==> flow/design.v <==
module LedBlinker (
	i_clk,
	i_reset,
	i_switch_1,
	i_switch_2,
	o_led
);
input i_clk, i_reset, i_switch_1, i_switch_2;
output o_led;
parameter c_CLK_COUNT_1HZ = 50000000;
parameter c_CLK_COUNT_10HZ = 5000000;
parameter c_CLK_COUNT_50HZ = 1000000;
parameter c_CLK_COUNT_100HZ = 500000;
reg [31:0] r_CLK_COUNT_1HZ = 0;
reg [31:0] r_CLK_COUNT_10HZ = 0;
reg [31:0] r_CLK_COUNT_50HZ = 0;
reg [31:0] r_CLK_COUNT_100HZ = 0;
reg r_1HZ_toggle = 1'b0;
reg r_10HZ_toggle = 1'b0;
reg r_50HZ_toggle = 1'b0;
reg r_100HZ_toggle = 1'b0;
reg r_en = 1'b0;
reg r_led_select = 1'b1;
assign o_led = r_led_select;
always @(posedge i_clk) begin
	r_1HZ_toggle <= 1'b0;
	r_CLK_COUNT_1HZ <= r_CLK_COUNT_1HZ + 1'd1;
	if (r_CLK_COUNT_1HZ  == (c_CLK_COUNT_1HZ - 1)) begin
		r_1HZ_toggle <= 1'b1;
		r_CLK_COUNT_1HZ <= 0;
	end
end
always @(posedge i_clk) begin
	r_10HZ_toggle <= 1'b0;
	r_CLK_COUNT_10HZ <=  r_CLK_COUNT_10HZ + 1'd1;
	if (r_CLK_COUNT_10HZ  == (c_CLK_COUNT_10HZ - 1)) begin
		r_10HZ_toggle <= 1'b1;
		r_CLK_COUNT_10HZ <= 0;
	end
end
always @(posedge i_clk) begin
	r_50HZ_toggle <= 1'b0;
	r_CLK_COUNT_50HZ <=  r_CLK_COUNT_50HZ + 1'd1;
	if (r_CLK_COUNT_50HZ  == (c_CLK_COUNT_50HZ - 1)) begin
		r_50HZ_toggle <= 1'b1;
		r_CLK_COUNT_50HZ <= 0;
	end
end
always @(posedge i_clk) begin
	r_100HZ_toggle <= 1'b0;
	r_CLK_COUNT_100HZ <=  r_CLK_COUNT_100HZ + 1'd1;
	if (r_CLK_COUNT_100HZ  == (c_CLK_COUNT_100HZ - 1)) begin
		r_100HZ_toggle <= 1'b1;
		r_CLK_COUNT_100HZ <= 0;
	end
end
always @(posedge i_clk) begin
	case ({i_switch_1, i_switch_2})  
		2'b01 	: r_en <= r_10HZ_toggle;
		2'b10	   : r_en <= r_50HZ_toggle;
		2'b11		: r_en <= r_100HZ_toggle;
		default  : r_en <= r_1HZ_toggle;
	endcase
	if (!i_reset) begin
		if (r_en) begin
			r_led_select <= !r_led_select;
		end
	else if (i_reset) begin
		r_led_select <= 0;
	end
end
end
endmodule
Reports on LedBlinker
What the tools print for LedBlinker, step after step.
Line numbers count from 1 in the design file above.
Operators carry their Yosys type and port widths (W data, S select, Z words).
Cell names lack the library's common part.
{ "design": {"top_module": "LedBlinker", "clock": "i_clk", "lib": "sky130hd", "lib_corner": "tt_025C_1v80"} }

Word-level counts
Source: Yosys, flattened and elaborated, memories not mapped. Widths are those after wreduce. Registers that Yosys merges into a memory's read port (data or address) are not register bits. Print and check cells do not count. Equal cells are merged and count once.
{ "word_totals": {"register_bits": 134, "input_bits": 4, "out_inout_bits": 1, "word_cells": 30} }
{ "classes": {"addsub": 4, "eq_ne": 7, "muxes": 6, "logic": 1, "n_reduce_logical": 2} }
{ "ops": {"columns": ["cell", "count"], "rows": [
  ["$add A32 B1 Y32 const B", 4],
  ["$eq A32 B19 Y1 const B", 1],
  ["$eq A32 B20 Y1 const B", 1],
  ["$eq A32 B23 Y1 const B", 1],
  ["$eq A32 B26 Y1 const B", 1],
  ["$mux W1", 5],
  ["$eq A2 B2 Y1 const B", 2],
  ["$pmux W1 S3", 1],
  ["$eq A2 B1 Y1 const B", 1],
  ["$reduce_and A2 Y1", 1],
  ["$not A1 Y1", 1],
  ["$logic_not A1 Y1", 1]
]} }

Depth
Longest topological path by Yosys (ltp), each cell counted once; first at word level (registers and memories cut), then after technology mapping (sequential cells cut; the memories' decode and read muxes count).
{ "depth": {"depth_word": 2, "abc_area": 0, "mapped_depth": 6, "ltp_nobuf": 5} }

Synthesis result
Source: synth_stat.txt of the flow (Yosys; design flattened, memories mapped). It holds for the ABC_AREA given above (unset counts as 0); a run with the other value may have another netlist.
Totals and module areas in this step are rounded.
{ "by_type": {"columns": ["cell_type", "count", "area_total_um2"], "rows": [
  ["dfxtp_1", 133, 2.66E+03],
  ["xnor2_1", 53, 464.195],
  ["xor2_1", 41, 359.094],
  ["nand4_1", 49, 306.544],
  ["nor4_1", 33, 206.448],
  ["nand3_1", 39, 195.187],
  ["and4_1", 20, 175.168],
  ["nand2_1", 42, 157.651],
  ["and3_1", 21, 131.376],
  ["nor2_1", 35, 131.376],
  ["a21oi_1", 18, 90.086],
  ["o21ai_0", 18, 90.086],
  ["nor3_1", 17, 85.082],
  ["or3_1", 13, 81.328],
  ["or4_1", 9, 67.565],
  ["inv_1", 14, 52.55],
  ["ha_1", 4, 50.048],
  ["clkbuf_1", 13, 48.797]
]} }
Other cell types: 25; their cells: 49.
{ "mapped": {"cells": 621, "yosys_area_um2": 5789, "seqArea_um2": 2693, "ffs": 134, "n_buf": 15} }

Worst setup path after synthesis
OpenSTA on the mapped netlist: ideal clock, no wires. The path of least setup slack (recovery checks aside). Input and output delay are each 20% of the period. Register names are those of the netlist, which keeps one name where synthesis merged equal registers.
{ "synth_timing": {"kind": "reg2reg", "start": "reg r_CLK_COUNT_10HZ[0]", "end": "reg r_CLK_COUNT_10HZ[18]", "clock_period_ps": 2550, "setup_time_ps": 70, "launch_ps": 0, "arrival_ps": 1849, "required_ps": 2480, "slack_ps": 632, "delay_ps": 1919, "stages": 6, "n_path_buf": 0, "period_less_setup_slack_ps": 1918} }
"delay_ps" is the arrival time less input delay plus setup time.
"stages" counts driving pins, that of a launching flip-flop among them; a cell with two outputs on the path counts twice.
"period_less_setup_slack_ps" = period - worst setup slack (recovery checks aside). The figure is calculated, with input and output delays left at 20% of the set period.
The rows between start and end are the longest chain of elaborated cells between them; the timing report does not say that the signal goes this way. Where chains are equally long, one stands for them.
Each line given opens the expression or statement behind the cell; cells for indexed reads and writes are added by Yosys, which also makes memories of some case tables.
{ "synth_between": {"path_cell_list": "dfxtp_1 ha_1 nand4_1 or4_1 or3_1 a21oi_1", "elab_chain_len": 1, "cone_cells": 2, "lines_between": 2, "cone_classes": "1 x add/sub; 1 x eq/ne"} }
{ "synth_rtl": {"columns": ["element", "line", "text"], "rows": [
  ["start: declaration", 15, "reg [31:0] r_CLK_COUNT_10HZ = 0;"],
  ["start: assignment", 35, "r_CLK_COUNT_10HZ <= r_CLK_COUNT_10HZ + 1'd1;"],
  ["start: assignment", 38, "r_CLK_COUNT_10HZ <= 0;"],
  ["$add A32 B1 Y32", 35, null],
  ["end: assignment", 35, null],
  ["end: assignment", 38, null],
  ["end: declaration", 15, null]
]} }

Path in the finished layout
From the final timing report of run 1: the path of least setup slack in the routed layout; clock arrival at registers is part of the times.
The path's times are printed in steps of 10 ps; the period is the one set.
{ "layout_timing": {"kind": "reg2reg", "start": "reg r_CLK_COUNT_1HZ[10]", "end": "reg r_CLK_COUNT_1HZ[31]", "clock_period_ps": 1940, "setup_time_ps": 110, "launch_ps": 420, "arrival_ps": 2060, "required_ps": 2260, "slack_ps": 190, "stages": 6, "n_path_buf": 1} }
The rows between start and end are the longest chain of elaborated cells between them; the timing report does not say that the signal goes this way. Where chains are equally long, one stands for them.
{ "layout_between": {"path_cell_list": "dfxtp_4 nand4_1 or3_4 buf_4 or4b_4 xnor2_1", "elab_chain_len": 1, "cone_cells": 2, "lines_between": 2, "cone_classes": "1 x add/sub; 1 x eq/ne"} }
{ "layout_rtl": {"columns": ["element", "line", "text"], "rows": [
  ["start: declaration", 14, "reg [31:0] r_CLK_COUNT_1HZ = 0;"],
  ["start: assignment", 27, "r_CLK_COUNT_1HZ <= r_CLK_COUNT_1HZ + 1'd1;"],
  ["start: assignment", 30, "r_CLK_COUNT_1HZ <= 0;"],
  ["$add A32 B1 Y32", 27, null],
  ["end: assignment", 27, null],
  ["end: assignment", 30, null],
  ["end: declaration", 14, null]
]} }

Subject: LedBlinker on sky130hd, stored results

Hello all,

Settings and measured results of 2 stored flow runs for module LedBlinker (sky130hd), not sorted in any way. The constraints put input and output delay at 20% of the set period each and load the outputs with 0.01 pF.
"achieved_period_ps" means the clock period less the worst setup slack. The figure is calculated, with input and output delays left at 20% of the set period.
"timing.worst_path_ps" means the part of the period allowed to the worst setup path (the constraints hold back 20% at inputs and 20% at outputs) less its slack; where the path has registers, the arrival times of their clocks count too.
By "totalPower_mw" is meant OpenSTA's value without simulated activity: inputs other than the clock are taken to toggle once in ten clock periods, and the tool carries that through the logic.
"timing.worst_path_ps" is given in steps of 10 ps.
Values from the reports are rounded here.
[
  {
    "run": "run 1",
    "settings": { "period_ns": 1.94, "CORE_UTILIZATION": 15, "SETUP_SLACK_MARGIN": 0.18, "PLACE_DENSITY_LB_ADDON": 0.23, "CORE_MARGIN": 10, "CELL_PAD_IN_SITES_DETAIL_PLACEMENT": 0, "ABC_AREA": 0, "CAP_MARGIN": 25, "SLEW_MARGIN": 10, "MIN_ROUTING_LAYER": "met1", "MAX_ROUTING_LAYER": "met5" },
    "results": { "final_cell_area_um2": 7722, "synth_chip_area_um2": 5789, "post_route_util_pct": 20.4, "ws_hold_ps": 427, "timing.worst_path_ps": 1750, "worst_path_kind": "reg2reg", "timing.setup.ws_ps": 192, "achieved_period_ps": 1748, "total_die_area_um2": 46850, "setupTns_ps": 0, "totalPower_mw": 5.881 }
  },
  {
    "run": "run 2",
    "settings": { "period_ns": 2.92, "CORE_UTILIZATION": 44, "CORE_ASPECT_RATIO": 0.55, "CORE_MARGIN": 4, "TNS_END_PERCENT": 10, "ABC_AREA": 0, "CTS_CLUSTER_SIZE": 58, "CTS_CLUSTER_DIAMETER": 46, "SLEW_MARGIN": 25, "CAP_MARGIN": 20 },
    "results": { "setupTns_ps": 0, "timing.worst_path_ps": 2200, "worst_path_kind": "reg2reg", "timing.setup.ws_ps": 722, "totalPower_mw": 4.135, "post_route_util_pct": 53.2, "total_die_area_um2": 15140, "synth_chip_area_um2": 5789, "achieved_period_ps": 2198, "ws_hold_ps": 455, "final_cell_area_um2": 6693 }
  }
]

Thanks
